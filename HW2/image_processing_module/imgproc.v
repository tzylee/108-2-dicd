==> flow/design.v <==
module imgproc(clk, rst, orig_data, orig_ready, request, orig_addr, imgproc_ready, imgproc_addr, imgproc_data, finish);
input           clk, rst;
input  [23:0]   orig_data;
input           orig_ready;
output          request;
output [13:0]   orig_addr;
output          imgproc_ready;
output [13:0]   imgproc_addr;
output [7:0]    imgproc_data;
output          finish;
reg         request, imgproc_ready, finish;
reg  [13:0] imgproc_addr, orig_addr;
reg  [7:0]  imgproc_data;
localparam MAX_ADDR = 14'd16383;
wire [7:0]  channel[0:2];
wire        nxt_finish;
wire [14:0] nxt_addr;
reg  [14:0] addr;
reg  [7:0]  min;
assign channel[0] = orig_data[23:16];
assign channel[1] = orig_data[15:8];
assign channel[2] = orig_data[7:0];
always @(*) begin
    if(channel[0] < channel[1]) begin
        if(channel[0] < channel[2]) begin
            min = channel[0];
        end
        else begin
            min = channel[2];
        end
    end
    else begin
        if (channel[1] < channel[2]) begin
            min = channel[1];
        end
        else begin
            min = channel[2];
        end
    end
end
assign nxt_addr = addr + 1;
assign nxt_finish = nxt_addr[14];
always @(posedge clk) begin
    if (rst) begin
        imgproc_ready <= 0;
        imgproc_addr  <= 14'b0;
        imgproc_data  <= 8'b0;
        addr          <= {1'b1, MAX_ADDR};  
        request       <= 0;
        finish        <= 0;
    end
    else begin
        orig_addr     <= nxt_addr[13:0];
        imgproc_ready <= orig_ready;
        imgproc_addr  <= addr[13:0];
        imgproc_data  <= min;
        addr          <= nxt_addr;
        request       <= !nxt_finish;
        finish        <= nxt_finish;
    end
end
endmodule
---- Step by step through the tools: imgproc ----
Tool output for the design above, in the order of the flow.
Lines are those of the file above, counted from 1.
Library cell names are shortened.
Not given: -
design
  top module .............................. imgproc
  clock input ............................. clk
  library ................................. sky130hd
  timing corner ........................... tt_025C_1v80

---- Word level ----
Counts by Yosys on the flattened word-level netlist (proc, flatten, opt, wreduce; memories kept). Register bits leave out memories and registers merged into their read ports (data or address); mux counts leave out enables and synchronous resets folded into registers. Print and check cells are left out. Cells with the same type and inputs are merged into one.
cells by class
  add/sub/neg operators ................... 1
  $lt $le $gt $ge ......................... 3
  multiplexer cells ....................... 3
  reductions and logical operators ........ 1
operators with widths
  operator                                number
  less-than comparator 8 bit              3
  two-way mux 8 bit                       3
  adder 15 x 1 -> 15 bit with constant B  1
  logical NOT 1 bit                       1
storage and ports
  register bits ........................... 54
  input bits .............................. 27
  output and inout port bits .............. 39
  elaborated cells ........................ 15

---- Longest topological paths ----
Longest topological path by Yosys (ltp), each cell counted once; first at word level (registers and memories cut), then after technology mapping (sequential cells cut; the memories' decode and read muxes count).
depth
  depth after elaboration ................. 3
  ABC_AREA ................................ 0
  depth in mapped cells ................... 8
  gate-level depth less buffers ........... 7

---- Synthesis result ----
The flow's flattened synthesis, as Yosys stat reports it; memories are mapped. The netlist is that of the ABC_AREA named above (0 if unset); the other value can give another one.
cells by type
  cell type  number  area in all (µm²)
  dfxtp_1    40      800.768
  edfxtp_1   14      420.403
  ha_1       22      275.264
  mux2i_1    16      160.154
  nor2b_1    15      93.84
  nand2b_1   12      75.072
  inv_1      18      67.565
  xor2_1     7       61.309
  nand2_1    16      60.058
  xnor2_1    6       52.55
  o22ai_1    8       50.048
  a21oi_1    7       35.034
  nor2_1     9       33.782
  a21oi_4    2       32.531
  nand3_1    5       25.024
  o21ai_0    5       25.024
  nor3_2     2       20.019
  a211oi_1   2       15.014
Other cell types: 12; their cells: 17.
synthesis totals
  mapped cells ............................ 223
  chip area (Yosys) ....................... 2417.3 µm²
  sequential part of the area ............. 1221.2 µm²
  flip-flop cells ......................... 54
  buffers ................................. 3

---- Worst setup path after synthesis ----
OpenSTA on the mapped netlist: ideal clock, no wires. The path of least setup slack (recovery checks aside). Input and output delay are each 20% of the period. Register names are those of the netlist, which keeps one name where synthesis merged equal registers.
timing post-synthesis
  path kind ............................... input to register
  from .................................... input orig_data[2]
  to ...................................... register imgproc_data[0]
  period .................................. 1.59 ns
  input delay ............................. 0.318 ns
  library setup time ...................... 0.127 ns
  launch time at the first pin ............ 0.318 ns
  arrival time ............................ 1.538 ns
  data required time ...................... 1.463 ns
  path slack .............................. -0.075 ns
  delay of the path ....................... 1.347 ns
  stages on the path ...................... 7
  buffers on the path ..................... 0
  synthesis period reached ................ 1.665 ns
"delay of the path" = arrival - input delay + setup time.
"stages on the path": output pins that drive a net of the path, with the launching flip-flop's if there is one; two outputs of one cell count as two.
"synthesis period reached" is the clock period less the worst setup slack; recovery checks do not enter. This is arithmetic on one report: input and output delays are still those of the set period (20% each).
Between the ends stands the longest chain of elaborated cells between them, by number of cells; it is not shown to be the way that was timed. Of several equally long chains one is given.
A line is the first line of the expression or statement that the cell stems from. Yosys adds cells for indexed reads and writes and turns some case tables into memories.
on the way, post-synthesis
  cells stage by stage .................... inv_1 > ha_1 > a211oi_1 > o21ai_1 > a21oi_4 > mux2i_1 > o22ai_1
  cells in the longest elaborated chain ... 3
  elaborated cells on any way between the ends .. 5
  source lines of those cells ............. 3
  classes of those cells .................. 2 x compare; 3 x mux
ends and longest elaborated chain, post-synthesis
  what                        line  source
  start: declaration          3     input  [23:0]   orig_data;
  less-than comparator 8 bit  33    if (channel[1] < channel[2]) begin
  two-way mux 8 bit           33
  two-way mux 8 bit           24    if(channel[0] < channel[1]) begin
  end: assignment             47    imgproc_data  <= 8'b0;
  end: assignment             56    imgproc_data  <= min;
  end: declaration            9     output [7:0]    imgproc_data;

---- Timing after layout ----
Path of least setup slack in the final report of run A (OpenROAD, finished layout, wires in). Where an end is a register, its clock arrival counts in the times.
timing after layout
  path kind ............................... input to register
  from .................................... input orig_data[12]
  to ...................................... register imgproc_data[1]
  period .................................. 2.1 ns
  input delay ............................. 0.42 ns
  library setup time ...................... 0.11 ns
  launch time at the first pin ............ 0.42 ns
  arrival time ............................ 1.82 ns
  data required time ...................... 2.29 ns
  path slack .............................. 0.47 ns
  stages on the path ...................... 9
  buffers on the path ..................... 3
Between the ends stands the longest chain of elaborated cells between them, by number of cells; it is not shown to be the way that was timed. Of several equally long chains one is given.
on the way, after layout
  cells stage by stage .................... dlygate4sd2_1 > buf_4 > ha_4 > nand2_2 > nor3_4 > a21oi_4 > buf_12 > mux2i_2 > o22ai_2
  cells in the longest elaborated chain ... 3
  elaborated cells on any way between the ends .. 4
  source lines of those cells ............. 2
  classes of those cells .................. 2 x compare; 2 x mux
ends and longest elaborated chain, after layout
  what                        line  source
  start: declaration          3     input  [23:0]   orig_data;
  less-than comparator 8 bit  33    if (channel[1] < channel[2]) begin
  two-way mux 8 bit           33
  two-way mux 8 bit           24    if(channel[0] < channel[1]) begin
  end: assignment             47    imgproc_data  <= 8'b0;
  end: assignment             56    imgproc_data  <= min;
  end: declaration            9     output [7:0]    imgproc_data;

Memo
Re: implementation data of imgproc

Design imgproc on sky130hd. What follows are 2 stored runs of the flow, each under its own settings; their order means nothing. The constraints put input and output delay at 20% of the set period each and load the outputs with 0.01 pF.
"achieved clock period (ns)" is the run's clock period less its worst setup slack. It is reckoned from that one timing run; input and output delays stay at 20% of the period that was set.
"worst setup path time (ns)" is the time allowed to the run's worst setup path (the clock period less input and output delay, where it has them) less its slack. Clock arrival times count: a late capture clock shortens it, a late launch clock lengthens it.
"finish__power__total" rests on the timing tool's default activity at the inputs, not on a simulated workload.

Flow files of run A
==> flow/run.sh <==
#!/bin/bash
# the make line also repeats the synthesis and layout settings of config.mk as NAME=value (left out here)
make -C /OpenROAD-flow-scripts/flow DESIGN_CONFIG=/design/flow/config.mk WORK_HOME=/design/flow/orfs CLKGATE_MAP_FILE= finish
==> flow/config.mk <==
export PLATFORM = sky130hd
export DESIGN_NAME = imgproc
export DESIGN_NICKNAME = imgproc
export VERILOG_FILES = /design/flow/design.v
export SDC_FILE = /design/flow/constraint.sdc
export NUM_CORES = 4
export LEC_CHECK = 0
export CAP_MARGIN = 15
export CORE_MARGIN = 2
export CORE_UTILIZATION = 31
export MAX_ROUTING_LAYER = met5
export MIN_ROUTING_LAYER = met2
export PLACE_DENSITY_LB_ADDON = 0.18
export SETUP_SLACK_MARGIN = 0.49
export SLEW_MARGIN = 15
export TNS_END_PERCENT = 5
==> flow/constraint.sdc <==
create_clock -name core_clock -period 2.1 [get_ports {clk}]
set_input_delay 0.4200 -clock core_clock [delete_from_list [all_inputs] [get_ports {clk}]]
set_output_delay 0.4200 -clock core_clock [all_outputs]
set_load 0.01 [all_outputs]

report of run A
yosys chip area after synthesis (um^2): 2417.3
finish__design__die__area: 8520.2
finish__design__instance__area__stdcell: 3841.2
finish__design__instance__utilization: 0.5023
finish__timing__setup__ws: 0.474
finish__timing__setup__tns: 0.000
finish__timing__hold__ws: 0.455
finish__power__total: 3.522e-03
achieved clock period (ns): 1.626
worst setup path time (ns): 1.21
worst setup path kind: input to register

Flow files of run B
==> flow/run.sh <==
#!/bin/bash
# the make line also repeats the synthesis and layout settings of config.mk as NAME=value (left out here)
make -C /OpenROAD-flow-scripts/flow DESIGN_CONFIG=/design/flow/config.mk WORK_HOME=/design/flow/orfs CLKGATE_MAP_FILE= finish
==> flow/config.mk <==
export PLATFORM = sky130hd
export DESIGN_NAME = imgproc
export DESIGN_NICKNAME = imgproc
export VERILOG_FILES = /design/flow/design.v
export SDC_FILE = /design/flow/constraint.sdc
export NUM_CORES = 4
export LEC_CHECK = 0
export ABC_AREA = 0
export CAP_MARGIN = 20
export CELL_PAD_IN_SITES_GLOBAL_PLACEMENT = 2
export CORE_MARGIN = 2
export CORE_UTILIZATION = 25
export HOLD_SLACK_MARGIN = 0.05
export PLACE_DENSITY_LB_ADDON = 0.03
export SETUP_SLACK_MARGIN = 0.39
export SLEW_MARGIN = 5
==> flow/constraint.sdc <==
create_clock -name core_clock -period 2.4 [get_ports {clk}]
set_input_delay 0.4800 -clock core_clock [delete_from_list [all_inputs] [get_ports {clk}]]
set_output_delay 0.4800 -clock core_clock [all_outputs]
set_load 0.01 [all_outputs]

report of run B
yosys chip area after synthesis (um^2): 2417.3
finish__design__die__area: 10471.4
finish__design__instance__area__stdcell: 3722.3
finish__design__instance__utilization: 0.3991
finish__timing__setup__ws: 0.454
finish__timing__setup__tns: 0.000
finish__timing__hold__ws: 0.467
finish__power__total: 2.852e-03
achieved clock period (ns): 1.946
worst setup path time (ns): 1.47
worst setup path kind: input to register
